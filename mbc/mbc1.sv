==> flow/design.v <==
`default_nettype none
module mbc1(
		input  logic         nrst,
		input  logic [15:13] a,
		input  logic [4:0]   d,
		input  logic         nrd,
		input  logic         nwr,
		input  logic         ncs,
		output logic [18:14] ra,
		output logic [14:13] aa,
		output logic         ncs_rom,
		output logic         ncs_ram,
		output logic         cs_ram
	);
	logic       ena;
	logic [4:0] rom_bank;
	logic [1:0] ram_bank;
	logic       mode;
	always_ff @(posedge nwr, negedge nrst) begin
		if (!nrst) begin
			ena      <= 0;
			rom_bank <= 0;
			ram_bank <= 0;
			mode     <= 0;
		end else unique0 case (a)
			0: ena      <= d[3:0] == 'ha;
			1: rom_bank <= d;
			2: ram_bank <= d[1:0];
			3: mode     <= d[0];
		endcase
	end
	assign ncs_rom = !(!nrst || (!a[15] && !nrd));
	assign ncs_ram = !(ena && !ncs && !a[14]);
	assign cs_ram  = !ncs_ram;
	always_comb priority case (1)
		!nrst, !a[14]: ra = 0;
		!rom_bank:     ra = 1;
		default:       ra = rom_bank;
	endcase
	always_comb priority case (1)
		mode, a[14]: aa = ram_bank;
		default:     aa = 0;
	endcase
endmodule
Reports on mbc1:

The steps from the RTL of mbc1 to its reports follow in flow order.
Line numbers count from 1 in the design file above.
Operators carry their Yosys type and port widths (W data, S select, Z words).
Cell names lack the library's common part.
Not given: n/a

* top: mbc1
* clock: nwr
* standard-cell library: sky130hd
* corner: tt_025C_1v80

Word-level counts:

Counts by Yosys on the flattened word-level netlist (proc, flatten, opt, wreduce; memories kept). Register bits leave out memories and registers merged into their read ports (data or address); mux counts leave out enables and synchronous resets folded into registers. Print and check cells are left out.

* bits in registers: 9
* input port bits: 12
* output and inout port bits: 10
* cells after elaboration: 31

* equal/unequal tests: 7
* muxes and demuxes: 3
* reductions and logical operators: 17

Operators with widths (count)
* $mux W5: 2
* $logic_not A1 Y1: 9
* $eq A3 B2 Y1 const B: 2
* $logic_not A5 Y1: 1
* $reduce_or A2 Y1: 2
* $eq A4 B4 Y1 const B: 1
* $eq A1 B1 Y1 const A: 3
* $logic_and A1 B1 Y1: 3
* $eq A3 B1 Y1 const B: 1
* $logic_not A3 Y1: 1
* $mux W2: 1
* $logic_or A1 B1 Y1: 1

Depth:

Depth = most cells in a row (Yosys ltp): at word level without a register or memory, in the mapped netlist without a sequential cell, where the memories' decode and read muxes count.

* word-level depth: 4
* ABC_AREA: 1
* depth in mapped cells: 6
* gate-level depth less buffers: 5

Netlist:

The flow's flattened synthesis, as Yosys stat reports it; memories are mapped. The netlist is that of the ABC_AREA named above (0 if unset); the other value can give another one.

Cell types
* dfrtp_1: count 9, area in all 225.216 sq um
* nand2_1: count 22, area in all 82.579 sq um
* inv_1: count 9, area in all 33.782 sq um
* nor2_1: count 8, area in all 30.029 sq um
* nand3_1: count 5, area in all 25.024 sq um
* o21a_1: count 3, area in all 22.522 sq um
* nor2_8: count 1, area in all 20.019 sq um
* o21ai_2: count 2, area in all 17.517 sq um
* nand4_1: count 2, area in all 12.512 sq um
* buf_6: count 1, area in all 11.261 sq um
* nand2_4: count 1, area in all 11.261 sq um
* inv_2: count 2, area in all 7.507 sq um
* a21oi_1: count 1, area in all 5.005 sq um
* o21ai_1: count 1, area in all 5.005 sq um

* cells in the netlist: 67
* synthesis area: 509.2 sq um
* sequential area: 225.2 sq um
* flip-flops: 9
* buffer cells: 1

Worst setup path after synthesis:

Path of least setup slack by OpenSTA after synthesis, without wires, with an ideal clock, recovery checks aside; 20% of the period is set as input and as output delay. Where synthesis merged equal registers, the netlist keeps one of their names.

* path kind: register to output
* start: register rom_bank[4]
* end: output ra[14]
* period: 1200 ps
* output delay: 240 ps
* time at the first pin: 0 ps
* data arrival time: 721 ps
* required time: 960 ps
* path slack: 239 ps
* path delay: 721 ps
* driving pins on the path: 4
* path buffers: 0
* synthesis period reached: 961 ps

"path delay" = arrival - input delay + setup time.
A path that ends at an output port has no setup time.
"driving pins on the path": output pins that drive a net of the path, with the launching flip-flop's if there is one; two outputs of one cell count as two.
"synthesis period reached" = period - worst setup slack (recovery checks aside). The figure is calculated, with input and output delays left at 20% of the set period.
Between the ends stands the longest chain of elaborated cells between them, by number of cells; it is not shown to be the way that was timed. Of several equally long chains one is given.
A line is the first line of the expression or statement that the cell stems from. Yosys adds cells for indexed reads and writes and turns some case tables into memories.

* cell sequence: dfrtp_1 -> nor2_1 -> nand2_1 -> a21oi_1
* length of the longest elaborated chain: 4
* elaborated cells on any way between the ends: 4
* source lines of those cells: 2
* those cells by class: eq/ne (1); mux (2); reduce/logical (1)

Ends and longest elaborated chain, after synthesis
* start: declaration: RTL line 16 `logic [4:0] rom_bank;`
* start: assignment: RTL line 22 `rom_bank <= 0;`
* start: assignment: RTL line 27 `1: rom_bank <= d;`
* $logic_not A5 Y1: RTL line 37 `!rom_bank: ra = 1;`
* $eq A1 B1 Y1: RTL line 35 `always_comb priority case (1)`
* $mux W5 x2: RTL line 35
* end: declaration: RTL line 9 `output logic [18:14] ra,`

Memo
Re: implementation data of mbc1

Top module mbc1; platform sky130hd; tools Yosys and OpenROAD; 2 stored runs in no particular order. Input and output delays are each 20% of the period that was set; the output load is 0.01 pF.

### Flow run A

Settings: `period_ns=1.71`, `CORE_UTILIZATION=71`, `SETUP_SLACK_MARGIN=0.2`, `HOLD_SLACK_MARGIN=0.18`, `CELL_PAD_IN_SITES_GLOBAL_PLACEMENT=0`, `CELL_PAD_IN_SITES_DETAIL_PLACEMENT=2`, `TNS_END_PERCENT=15`, `ABC_AREA=1`, `GPL_TIMING_DRIVEN=0`, `CTS_CLUSTER_SIZE=98`, `MIN_ROUTING_LAYER=met2`, `MAX_ROUTING_LAYER=met5`, `CAP_MARGIN=20`, `CORE_MARGIN=2`, `SLEW_MARGIN=20`

Unfinished; error PDN-0185 in floorplanning.

### Flow run B

Settings: `period_ns=1.22`, `CORE_UTILIZATION=71`, `SETUP_SLACK_MARGIN=-0.01`, `PLACE_DENSITY_LB_ADDON=0.14`, `CORE_ASPECT_RATIO=0.95`, `TNS_END_PERCENT=85`, `ABC_AREA=0`, `CTS_CLUSTER_DIAMETER=273`, `MAX_ROUTING_LAYER=met4`, `CAP_MARGIN=20`, `CORE_MARGIN=2`, `SLEW_MARGIN=20`

Unfinished; error PDN-0185 in floorplanning.
