==> flow/design.v <==
`default_nettype none
module mbc5(
		input  logic         nrst,
		input  logic [15:12] a,
		input  logic [7:0]   d,
		input  logic         nwr,
		input  logic         ncs,
		output logic [22:14] ra,
		output logic [16:13] aa,
		output logic         ncs_ram
	);
	logic       ena;
	logic [8:0] rom_bank;
	logic [3:0] ram_bank;
	always_ff @(posedge nwr, negedge nrst) begin
		if (!nrst) begin
			ena      <= 0;
			rom_bank <= 0;
			ram_bank <= 0;
		end else unique0 case (a)
			0: ena           <= d[3:0] == 'ha;
			2: rom_bank[7:0] <= d;
			3: rom_bank[8]   <= d[0];
			4: ram_bank      <= d[3:0];
		endcase
	end
	assign ncs_ram = !(ena && !ncs && !a[14]);
	always_comb priority case (1)
		!nrst, !a[14]: ra = 0;
		default:       ra = rom_bank;
	endcase
	always_comb priority case (1)
		a[14]:   aa = ram_bank;
		default: aa = 0;
	endcase
endmodule
From RTL to reports: mbc5:

The steps from the RTL of mbc5 to its reports follow in flow order.
Line numbers count from 1 in the design file above.
Operators carry their Yosys type and port widths (W data, S select, Z words).
A cell with - has no value.

* design top: mbc5
* clock: nwr
* standard-cell library: sky130hd
* library corner: tt_025C_1v80

After elaboration:

Counts by Yosys on the flattened word-level netlist (proc, flatten, opt, wreduce; memories kept). Register bits leave out memories and registers merged into their read ports (data or address); mux counts leave out enables and synchronous resets folded into registers. Print and check cells are left out.

* add/sub/neg operators: 0
* multiply operators: 0
* div/mod/pow operators: 0
* $lt $le $gt $ge: 0
* eq/ne operators: 6
* shift-type cells: 0
* multiplexer cells: 2
* bitwise logic cells: 0
* reductions and logical operators: 9

Operators by type and width (number)
* $mux W9: 1
* $eq A4 B2 Y1 const B: 2
* $logic_not A1 Y1: 5
* $eq A4 B3 Y1 const B: 1
* $eq A4 B4 Y1 const B: 1
* $logic_not A4 Y1: 1
* $mux W4: 1
* $eq A1 B1 Y1 const A: 2
* $logic_and A1 B1 Y1: 2
* $reduce_or A2 Y1: 1

* flip-flop bits (word level): 14
* bits in latches: 0
* bits in writable memories: 0
* ROM bits: 0
* word width x clocked read ports: 0
* memory cells: 0
* output and inout bits: 14
* word-level cells: 21

Longest topological paths:

Yosys ltp: most cells in a row. Word level: on the elaborated netlist, between registers, memories and ports. Mapped: between sequential cells and ports; inverters and the memories' decode and read muxes count.

* word-level depth: 4
* ABC_AREA: 0
* gate-level depth with buffers: 4
* depth with buffers taken out: 2

Netlist:

Source: synth_stat.txt of the flow (Yosys; design flattened, memories mapped). It holds for the ABC_AREA given above (unset counts as 0); a run with the other value may have another netlist.
The area totals of this step are shown rounded.

* cell count: 50
* chip area (Yosys): 687 um^2
* sequential area: 350 um^2
* flip-flop cells: 14
* buffers: 2

Cells by type
* sky130_fd_sc_hd__dfrtp_1: number 14, total area 350.336 um^2
* sky130_fd_sc_hd__mux2_2: number 14, total area 157.651 um^2
* sky130_fd_sc_hd__nor4b_4: number 2, total area 47.546 um^2
* sky130_fd_sc_hd__and3_1: number 5, total area 31.28 um^2
* sky130_fd_sc_hd__and3_2: number 4, total area 30.029 um^2
* sky130_fd_sc_hd__and2_1: number 4, total area 25.024 um^2
* sky130_fd_sc_hd__and4bb_2: number 1, total area 12.512 um^2
* sky130_fd_sc_hd__nor4bb_1: number 1, total area 10.01 um^2
* sky130_fd_sc_hd__nor4_1: number 1, total area 6.256 um^2
* sky130_fd_sc_hd__clkbuf_2: number 1, total area 5.005 um^2
* sky130_fd_sc_hd__clkbuf_1: number 1, total area 3.754 um^2
* sky130_fd_sc_hd__nand2_1: number 1, total area 3.754 um^2
* sky130_fd_sc_hd__nor2_1: number 1, total area 3.754 um^2

Timing after synthesis:

OpenSTA on the mapped netlist: ideal clock, no wires. The path of least setup slack (recovery checks aside). Input and output delay are each 20% of the period. Register names are those of the netlist, which keeps one name where synthesis merged equal registers.

* kind: input to register
* start: input port a[14]
* end: register rom_bank[0]
* clock period: 1970 ps
* setup time: 125 ps
* arrival: 1372 ps
* slack: 473 ps
* path delay: 1103 ps
* stages: 3
* synthesis period reached: 1497 ps

"path delay" is the arrival time less input delay plus setup time.
"stages": output pins that drive a net of the path, with the launching flip-flop's if there is one; two outputs of one cell count as two.
"synthesis period reached" is the clock period less the worst setup slack; recovery checks do not enter. This is arithmetic on one report: input and output delays are still those of the set period (20% each).
Between the ends stands the longest chain of elaborated cells between them, by number of cells; it is not shown to be the way that was timed. Of several equally long chains one is given.
A line is the first line of the expression or statement that the cell stems from. Yosys adds cells for indexed reads and writes and turns some case tables into memories.

* cells stage by stage: sky130_fd_sc_hd__clkbuf_2 > sky130_fd_sc_hd__nor4b_4 > sky130_fd_sc_hd__mux2_2
* length of the longest elaborated chain: 1
* elaborated cells on any way between the ends: 1
* source lines of those cells: 1
* those cells by class: eq/ne: 1

Ends and longest elaborated chain, after synthesis
* start: declaration: RTL line 4 `input logic [15:12] a,`
* $eq A4 B2 Y1: RTL line 20 `end else unique0 case (a)`
* end: assignment: RTL line 18 `rom_bank <= 0;`
* end: assignment: RTL line 22 `2: rom_bank[7:0] <= d;`
* end: declaration: RTL line 13 `logic [8:0] rom_bank;`

Worst path after layout:

Path of least setup slack in the final report of run 1 (OpenROAD, finished layout, wires in). Where an end is a register, its clock arrival counts in the times.
The path's times are printed in steps of 10 ps; the period is the one set.

* kind: register to output
* start: register rom_bank[0]
* end: output port ra[14]
* clock period: 1340 ps
* output delay: 270 ps
* arrival: 970 ps
* slack: 110 ps
* stages: 3

Between the ends stands the longest chain of elaborated cells between them, by number of cells; it is not shown to be the way that was timed. Of several equally long chains one is given.

* cells stage by stage: sky130_fd_sc_hd__dfrtp_1 > sky130_fd_sc_hd__and3_4 > sky130_fd_sc_hd__buf_6
* length of the longest elaborated chain: 1
* elaborated cells on any way between the ends: 1
* source lines of those cells: 1
* those cells by class: mux: 1

Ends and longest elaborated chain, after layout
* start: declaration: RTL line 13 `logic [8:0] rom_bank;`
* start: assignment: RTL line 18 `rom_bank <= 0;`
* start: assignment: RTL line 22 `2: rom_bank[7:0] <= d;`
* $mux W9: RTL line 28 `always_comb priority case (1)`
* end: declaration: RTL line 8 `output logic [22:14] ra,`

Lab notebook: mbc5

Flow measurements of mbc5 on sky130hd: 2 stored runs with different settings, listed in no order. Input and output delays are each 20% of the period that was set; the output load is 0.01 pF.
By "achieved clock period" is meant the clock period of the run minus its worst setup slack. This is arithmetic on one report: input and output delays are still those of the set period (20% each).
By "worst path time" is meant the share of the clock period that the worst setup path is allowed (20% is reserved at inputs, 20% at outputs), minus its slack. Clock arrival times at its registers enter into it.
"total power after layout" rests on the timing tool's default activity at the inputs, not on a simulated workload.
"worst path time" is given in steps of 10 ps.
Values from the reports are rounded here.

### Run 1

==> flow/run.sh <==
#!/bin/bash
# the make line also repeats the synthesis and layout settings of config.mk as NAME=value (left out here)
make -C /OpenROAD-flow-scripts/flow DESIGN_CONFIG=/design/flow/config.mk WORK_HOME=/design/flow/orfs CLKGATE_MAP_FILE= finish
==> flow/config.mk <==
export PLATFORM = sky130hd
export DESIGN_NAME = mbc5
export DESIGN_NICKNAME = mbc5
export VERILOG_FILES = /design/flow/design.v
export SDC_FILE = /design/flow/constraint.sdc
export NUM_CORES = 4
export LEC_CHECK = 0
export CAP_MARGIN = 20
export CELL_PAD_IN_SITES_DETAIL_PLACEMENT = 0
export CELL_PAD_IN_SITES_GLOBAL_PLACEMENT = 2
export CORE_MARGIN = 2
export CORE_UTILIZATION = 40
export CTS_CLUSTER_DIAMETER = 152
export CTS_CLUSTER_SIZE = 36
export GPL_ROUTABILITY_DRIVEN = 0
export GPL_TIMING_DRIVEN = 0
export PLACE_DENSITY = 0.55
export SETUP_SLACK_MARGIN = 0.11
export SLEW_MARGIN = 20
==> flow/constraint.sdc <==
create_clock -name core_clock -period 1.34 [get_ports {nwr}]
set_input_delay 0.2680 -clock core_clock [delete_from_list [all_inputs] [get_ports {nwr}]]
set_output_delay 0.2680 -clock core_clock [all_outputs]
set_load 0.01 [all_outputs]

Results of run 1:
- Cell area after synthesis: 687 um^2
- Die size: 2060 um^2
- Standard-cell area after layout: 1040 um^2
- Utilization of the finished layout: 66.5 %
- Worst setup slack after layout: 105 ps
- Total negative setup slack: 0 ps
- Total power after layout: 1170 uW
- Achieved clock period: 1235 ps
- Worst path time: 970 ps
- Worst path kind: register to output

### Run 2

==> flow/run.sh <==
#!/bin/bash
# the make line also repeats the synthesis and layout settings of config.mk as NAME=value (left out here)
make -C /OpenROAD-flow-scripts/flow DESIGN_CONFIG=/design/flow/config.mk WORK_HOME=/design/flow/orfs CLKGATE_MAP_FILE= finish
==> flow/config.mk <==
export PLATFORM = sky130hd
export DESIGN_NAME = mbc5
export DESIGN_NICKNAME = mbc5
export VERILOG_FILES = /design/flow/design.v
export SDC_FILE = /design/flow/constraint.sdc
export NUM_CORES = 4
export LEC_CHECK = 0
export CAP_MARGIN = 15
export CELL_PAD_IN_SITES_GLOBAL_PLACEMENT = 3
export CORE_MARGIN = 2
export CORE_UTILIZATION = 26
export CTS_CLUSTER_SIZE = 50
export GPL_ROUTABILITY_DRIVEN = 0
export MAX_ROUTING_LAYER = met5
export PLACE_DENSITY = 0.88
export SETUP_SLACK_MARGIN = 0.04
export SLEW_MARGIN = 20
export TNS_END_PERCENT = 75
==> flow/constraint.sdc <==
create_clock -name core_clock -period 0.859 [get_ports {nwr}]
set_input_delay 0.1718 -clock core_clock [delete_from_list [all_inputs] [get_ports {nwr}]]
set_output_delay 0.1718 -clock core_clock [all_outputs]
set_load 0.01 [all_outputs]

Results of run 2:
- Cell area after synthesis: 687 um^2
- Die size: 3070 um^2
- Standard-cell area after layout: 1370 um^2
- Utilization of the finished layout: 54.8 %
- Worst setup slack after layout: -260 ps
- Total negative setup slack: -4820 ps
- Total power after layout: 2180 uW
- Achieved clock period: 1119 ps
- Worst path time: 950 ps
- Worst path kind: register to output
